==> flow/design.v <==
module echo_gen
(
    input        en,
    input        clk,
    input        note_on,
    input        note_repeat,
    input  [6:0] note_start,
    input  [3:0] vel_start,
    input  [8:0] pb_start,
    output       echo_on,
    output [6:0] echo_note,
    output [3:0] echo_vel,
    output [8:0] echo_pb
);
reg note_repeat_reg;
reg[6:0] note_reg[0:15];
reg[6:0] note_temp;
reg echo_on_reg[0:15];
reg echo_on_temp;
reg[3:0] echo_vel_reg[0:15];
reg[3:0] echo_vel_temp;
reg[8:0] echo_pb_reg[0:15];
reg[8:0] echo_pb_temp;
reg[6:0] note_send_reg;
reg echo_on_send_reg;
reg[3:0] echo_vel_send_reg;
reg[8:0] echo_pb_send_reg;
reg[21:0] echo_timer = 'b1;  
reg started;
reg echo_start;
reg[3:0] i;
reg[22:0] t[0:15];
reg init;
assign echo_on = echo_on_send_reg;
assign echo_note = note_send_reg;
assign echo_vel = echo_vel_send_reg;
assign echo_pb = echo_pb_send_reg;
always @ (posedge clk) begin
    if (en) begin
        if (!init) begin
            for (int ii = 0; ii < 16; ii = ii + 1) begin
                t[ii] <= 'b1<<22;
            end
        end
        if (t[15] == 'b1<<22) init <= 1;
        echo_timer <= echo_timer + 'b1;
        if (echo_timer == 0) echo_timer <= 'b1;
        if (echo_on_temp != note_on || note_temp != note_start || echo_vel_temp != vel_start || echo_pb_temp != pb_start) begin
            t[i] <= echo_timer;
            echo_on_reg[i] <= note_on;
            note_reg[i] <= note_start;
            if (vel_start < 'd3) echo_vel_reg[i] <= 'b1;
            else echo_vel_reg[i] <= vel_start - 'd2;
            echo_pb_reg[i] <= pb_start;
            echo_on_temp <= note_on;
            note_temp <= note_start;
            echo_vel_temp <= vel_start;
            echo_pb_temp <= pb_start;
            i <= i + 'b1;
        end
        for (int ii = 0; ii < 16; ii = ii + 1) begin
            if (t[ii] == echo_timer) begin
                echo_on_send_reg <= echo_on_reg[ii];
                note_send_reg <= note_reg[ii];
                echo_vel_send_reg <= echo_vel_reg[ii];
                echo_pb_send_reg <= echo_pb_reg[ii];
                echo_on_reg[ii] <= 0;
                note_reg[ii] <= 0;
                echo_vel_reg[ii] <= 0;
                echo_pb_reg[ii] <= 0;
                t[ii] <= 'b1<<22;
            end
        end
    end
end
endmodule
# Tool chain data of echo_gen
# Tool output for the design above, in the order of the flow.
# Line numbers count from 1 in the design file above.
# The mark n/a stands for no value.
[design] top="echo_gen" clock="clk" library="sky130hd" pvt_corner="tt_025C_1v80"

# Word-level counts
# Counts by Yosys on the flattened word-level netlist (proc, flatten, opt, wreduce; memories kept). Register bits leave out memories and registers merged into their read ports (data or address). Print and check cells are left out. Cells with the same type and inputs are merged into one.
# Yosys's memory passes give these memory sizes; they may raise the number of words (mostly to a power of two), join words into wider ones and drop unused or constant bits.
[classes] add_sub_neg=3 mul=0 n_div=0 cmp=1 eq_ne=20 n_shift=0 muxes=118 logic=1 reduce_logical=7
[ops] op="equality test 23 x 22 -> 1 bit" count=16
[ops] op="two-way mux 9 bit" count=18
[ops] op="two-way mux 7 bit" count=18
[ops] op="two-way mux 4 bit" count=22
[ops] op="two-way mux 1 bit" count=58
[ops] op="two-way mux 23 bit" count=2
[ops] op="adder 22 x 1 -> 22 bit (second input constant)" count=1
[ops] op="zero test 22 bit" count=1
[ops] op="nonzero test 16 bit" count=1
[ops] op="inequality test 9 bit" count=1
[ops] op="inequality test 7 bit" count=1
[ops] op="AND reduction 2 bit" count=2
[ops] op="adder 4 x 1 -> 4 bit (second input constant)" count=1
[ops] op="subtractor 4 x 2 -> 4 bit (second input constant)" count=1
[ops] op="less-than comparator 4 x 2 -> 1 bit (second input constant)" count=1
[ops] op="inequality test 4 bit" count=1
[ops] op="logical OR 1 bit" count=3
[ops] op="inequality test 1 bit" count=1
[ops] op="bitwise OR 1 bit" count=1
[word_totals] ff_bits=68 latchBits=0 ramBits=704 mem_bits_ro=0 memories=5
[memory_table] memory="t" size=16 width=23 line=32 text="reg[22:0] t[0:15];"
[memory_table] memory="echo_pb_reg" size=16 width=9 line=22 text="reg[8:0] echo_pb_reg[0:15];"
[memory_table] memory="note_reg" size=16 width=7 line=16 text="reg[6:0] note_reg[0:15];"
[memory_table] memory="echo_vel_reg" size=16 width=4 line=20 text="reg[3:0] echo_vel_reg[0:15];"
[memory_table] memory="echo_on_reg" size=16 width=1 line=18 text="reg echo_on_reg[0:15];"

# Depth
# Longest topological path by Yosys (ltp), each cell counted once; first at word level (registers and memories cut), then after technology mapping (sequential cells cut; the memories' decode and read muxes count).
[depth] word_depth=17 abc_area=0 depth_mapped=11 ltp_nobuf=8

# Mapped cells and area
# Yosys stat after the flow's synthesis: flattened, memories mapped to cells. It holds for the ABC_AREA given above (unset counts as 0); a run with the other value may have another netlist.
[by_type] type="sky130_fd_sc_hd__dfxtp_1" count=704
[by_type] type="sky130_fd_sc_hd__nand2_1" count=1420
[by_type] type="sky130_fd_sc_hd__a21oi_1" count=692
[by_type] type="sky130_fd_sc_hd__xnor2_1" count=238
[by_type] type="sky130_fd_sc_hd__edfxtp_1" count=68
[by_type] type="sky130_fd_sc_hd__xor2_1" count=158
[by_type] type="sky130_fd_sc_hd__clkbuf_1" count=198
[by_type] type="sky130_fd_sc_hd__buf_2" count=141
[by_type] type="sky130_fd_sc_hd__nand4_1" count=73
[by_type] type="sky130_fd_sc_hd__nor4_1" count=50
[by_type] type="sky130_fd_sc_hd__nor2_1" count=80
[by_type] type="sky130_fd_sc_hd__nand3_1" count=57
[by_type] type="sky130_fd_sc_hd__buf_4" count=27
[by_type] type="sky130_fd_sc_hd__o221a_2" count=18
[by_type] type="sky130_fd_sc_hd__mux2i_1" count=20
[by_type] type="sky130_fd_sc_hd__a221oi_1" count=20
[by_type] type="sky130_fd_sc_hd__a311oi_1" count=19
[by_type] type="sky130_fd_sc_hd__o311ai_0" count=19
# Not listed: further types 44, cells in them 319.
[mapped] mapped_cells=4321 yosys_area_um2=34489.3 sequential_area_um2=16135.5 ffs=772 buffers=387

# Path before layout
# OpenSTA on the mapped netlist: ideal clock, no wires. The path of least setup slack (recovery checks aside). Input and output delay are each 20% of the period. Register names are those of the netlist, which keeps one name where synthesis merged equal registers.
[synth_path] path_type="register -> register" start="register echo_timer[11]" end="register echo_on_send_reg" clock_period_ns=4.69 setup_time_ns=0.412 arrival_ns=3.189 setup_slack_ns=1.089 delay_ns=3.601 stages=9 synth_period_reached_ns=3.601
# "delay_ns" = arrival - input delay + setup time.
# "stages": output pins that drive a net of the path, with the launching flip-flop's if there is one; two outputs of one cell count as two.
# "synth_period_reached_ns" is the clock period less the worst setup slack; recovery checks do not enter. This is arithmetic on one report: input and output delays are still those of the set period (20% each).
# The rows between start and end are the longest chain of elaborated cells between them; the timing report does not say that the signal goes this way. Where chains are equally long, one stands for them.
# A line is the first line of the expression or statement that the cell stems from. Yosys adds cells for indexed reads and writes and turns some case tables into memories.
# The path ends at the enable pin of a flip-flop; only ways to that pin are counted.
[synth_between] cell_sequence="sky130_fd_sc_hd__edfxtp_1 > sky130_fd_sc_hd__buf_6 > sky130_fd_sc_hd__xor2_1 > sky130_fd_sc_hd__or4_4 > sky130_fd_sc_hd__nor4_4 > sky130_fd_sc_hd__nand2_2 > sky130_fd_sc_hd__and3_1 > sky130_fd_sc_hd__buf_2 > sky130_fd_sc_hd__a41oi_1" elab_chain_len=3 cells_between=18 cone_lines=1 classes_between="eq/ne (16); reduce/logical (2)"
[synth_rtl] item="from (decl)" line=28 text="reg[21:0] echo_timer = 'b1;"
[synth_rtl] item="from (assign)" line=46 text="echo_timer <= echo_timer + 'b1;"
[synth_rtl] item="from (assign)" line=47 text="if (echo_timer == 0) echo_timer <= 'b1;"
[synth_rtl] item="equality test 23 x 22 -> 1 bit" line=62 text="if (t[ii] == echo_timer) begin"
[synth_rtl] item="nonzero test 16 bit"
[synth_rtl] item="AND reduction 2 bit"
[synth_rtl] item="to (assign)" line=63 text="echo_on_send_reg <= echo_on_reg[ii];"
[synth_rtl] item="to (decl)" line=25 text="reg echo_on_send_reg;"

# Path in the finished layout
# From the final timing report of flow run 1: the path of least setup slack in the routed layout; clock arrival at registers is part of the times.
[layout_path] path_type="register -> register" start="register echo_timer[2]" end="register note_send_reg[4]" clock_period_ns=5.47 setup_time_ns=0.29 arrival_ns=4.89 setup_slack_ns=0.92 stages=10
# The rows between start and end are the longest chain of elaborated cells between them; the timing report does not say that the signal goes this way. Where chains are equally long, one stands for them.
# Ways into the end's enable are left out, as the timed path ends at the data pin.
[layout_between] cell_sequence="sky130_fd_sc_hd__edfxtp_1 > sky130_fd_sc_hd__buf_4 > sky130_fd_sc_hd__xnor2_1 > sky130_fd_sc_hd__nand4_1 > sky130_fd_sc_hd__nor4_1 > sky130_fd_sc_hd__and3_1 > sky130_fd_sc_hd__nand2_1 > sky130_fd_sc_hd__o221ai_1 > sky130_fd_sc_hd__a211o_1 > sky130_fd_sc_hd__a21oi_1" elab_chain_len=17 cells_between=32 cone_lines=1 classes_between="eq/ne (16); mux (16)"
[layout_rtl] item="from (decl)" line=28 text="reg[21:0] echo_timer = 'b1;"
[layout_rtl] item="from (assign)" line=46 text="echo_timer <= echo_timer + 'b1;"
[layout_rtl] item="from (assign)" line=47 text="if (echo_timer == 0) echo_timer <= 'b1;"
[layout_rtl] item="equality test 23 x 22 -> 1 bit" line=62 text="if (t[ii] == echo_timer) begin"
[layout_rtl] item="two-way mux 7 bit x16" line=62
[layout_rtl] item="to (assign)" line=64 text="note_send_reg <= note_reg[ii];"
[layout_rtl] item="to (decl)" line=24 text="reg[6:0] note_send_reg;"

# Flow measurements of echo_gen on sky130hd: 2 stored runs with different settings, listed in no order. Input and output delays are each 20% of the period that was set; the output load is 0.01 pF.
# "period_reached_ns" means the clock period less the worst setup slack. The figure is calculated, with input and output delays left at 20% of the set period.
# By "worst_setup_path_time_ns" is meant the share of the clock period that the worst setup path is allowed (20% is reserved at inputs, 20% at outputs), minus its slack. Clock arrival times at its registers enter into it.
# "final_power_w": no workload was simulated; the value follows from the tool's default switching activity.
run="flow run 1" settings period_ns=5.47 CAP_MARGIN=20 CORE_MARGIN=2 CORE_UTILIZATION=40 SLEW_MARGIN=20
run="flow run 1" results final_power_w=0.017722 layout_stdcell_area_um2=39142.5 period_reached_ns=4.553 total_negative_slack_ns=0.000 synth_chip_area_um2=34489.3 fin_util_pct=45.9 die_area_um2=88589.6 ws_setup_ns=0.917 worst_setup_path_time_ns=4.55 worst_path_kind="register -> register"
run="flow run 2" settings period_ns=2.68 CORE_UTILIZATION=63 SETUP_SLACK_MARGIN=-0.07 PLACE_DENSITY=0.91 HOLD_SLACK_MARGIN=0.02 CELL_PAD_IN_SITES_GLOBAL_PLACEMENT=2 CELL_PAD_IN_SITES_DETAIL_PLACEMENT=0 ABC_AREA=0 GPL_TIMING_DRIVEN=0 CTS_CLUSTER_DIAMETER=245 SLEW_MARGIN=20 MIN_ROUTING_LAYER="met2" CAP_MARGIN=20 CORE_MARGIN=2
run="flow run 2" outcome="no results, placement failed with GPL-0301"
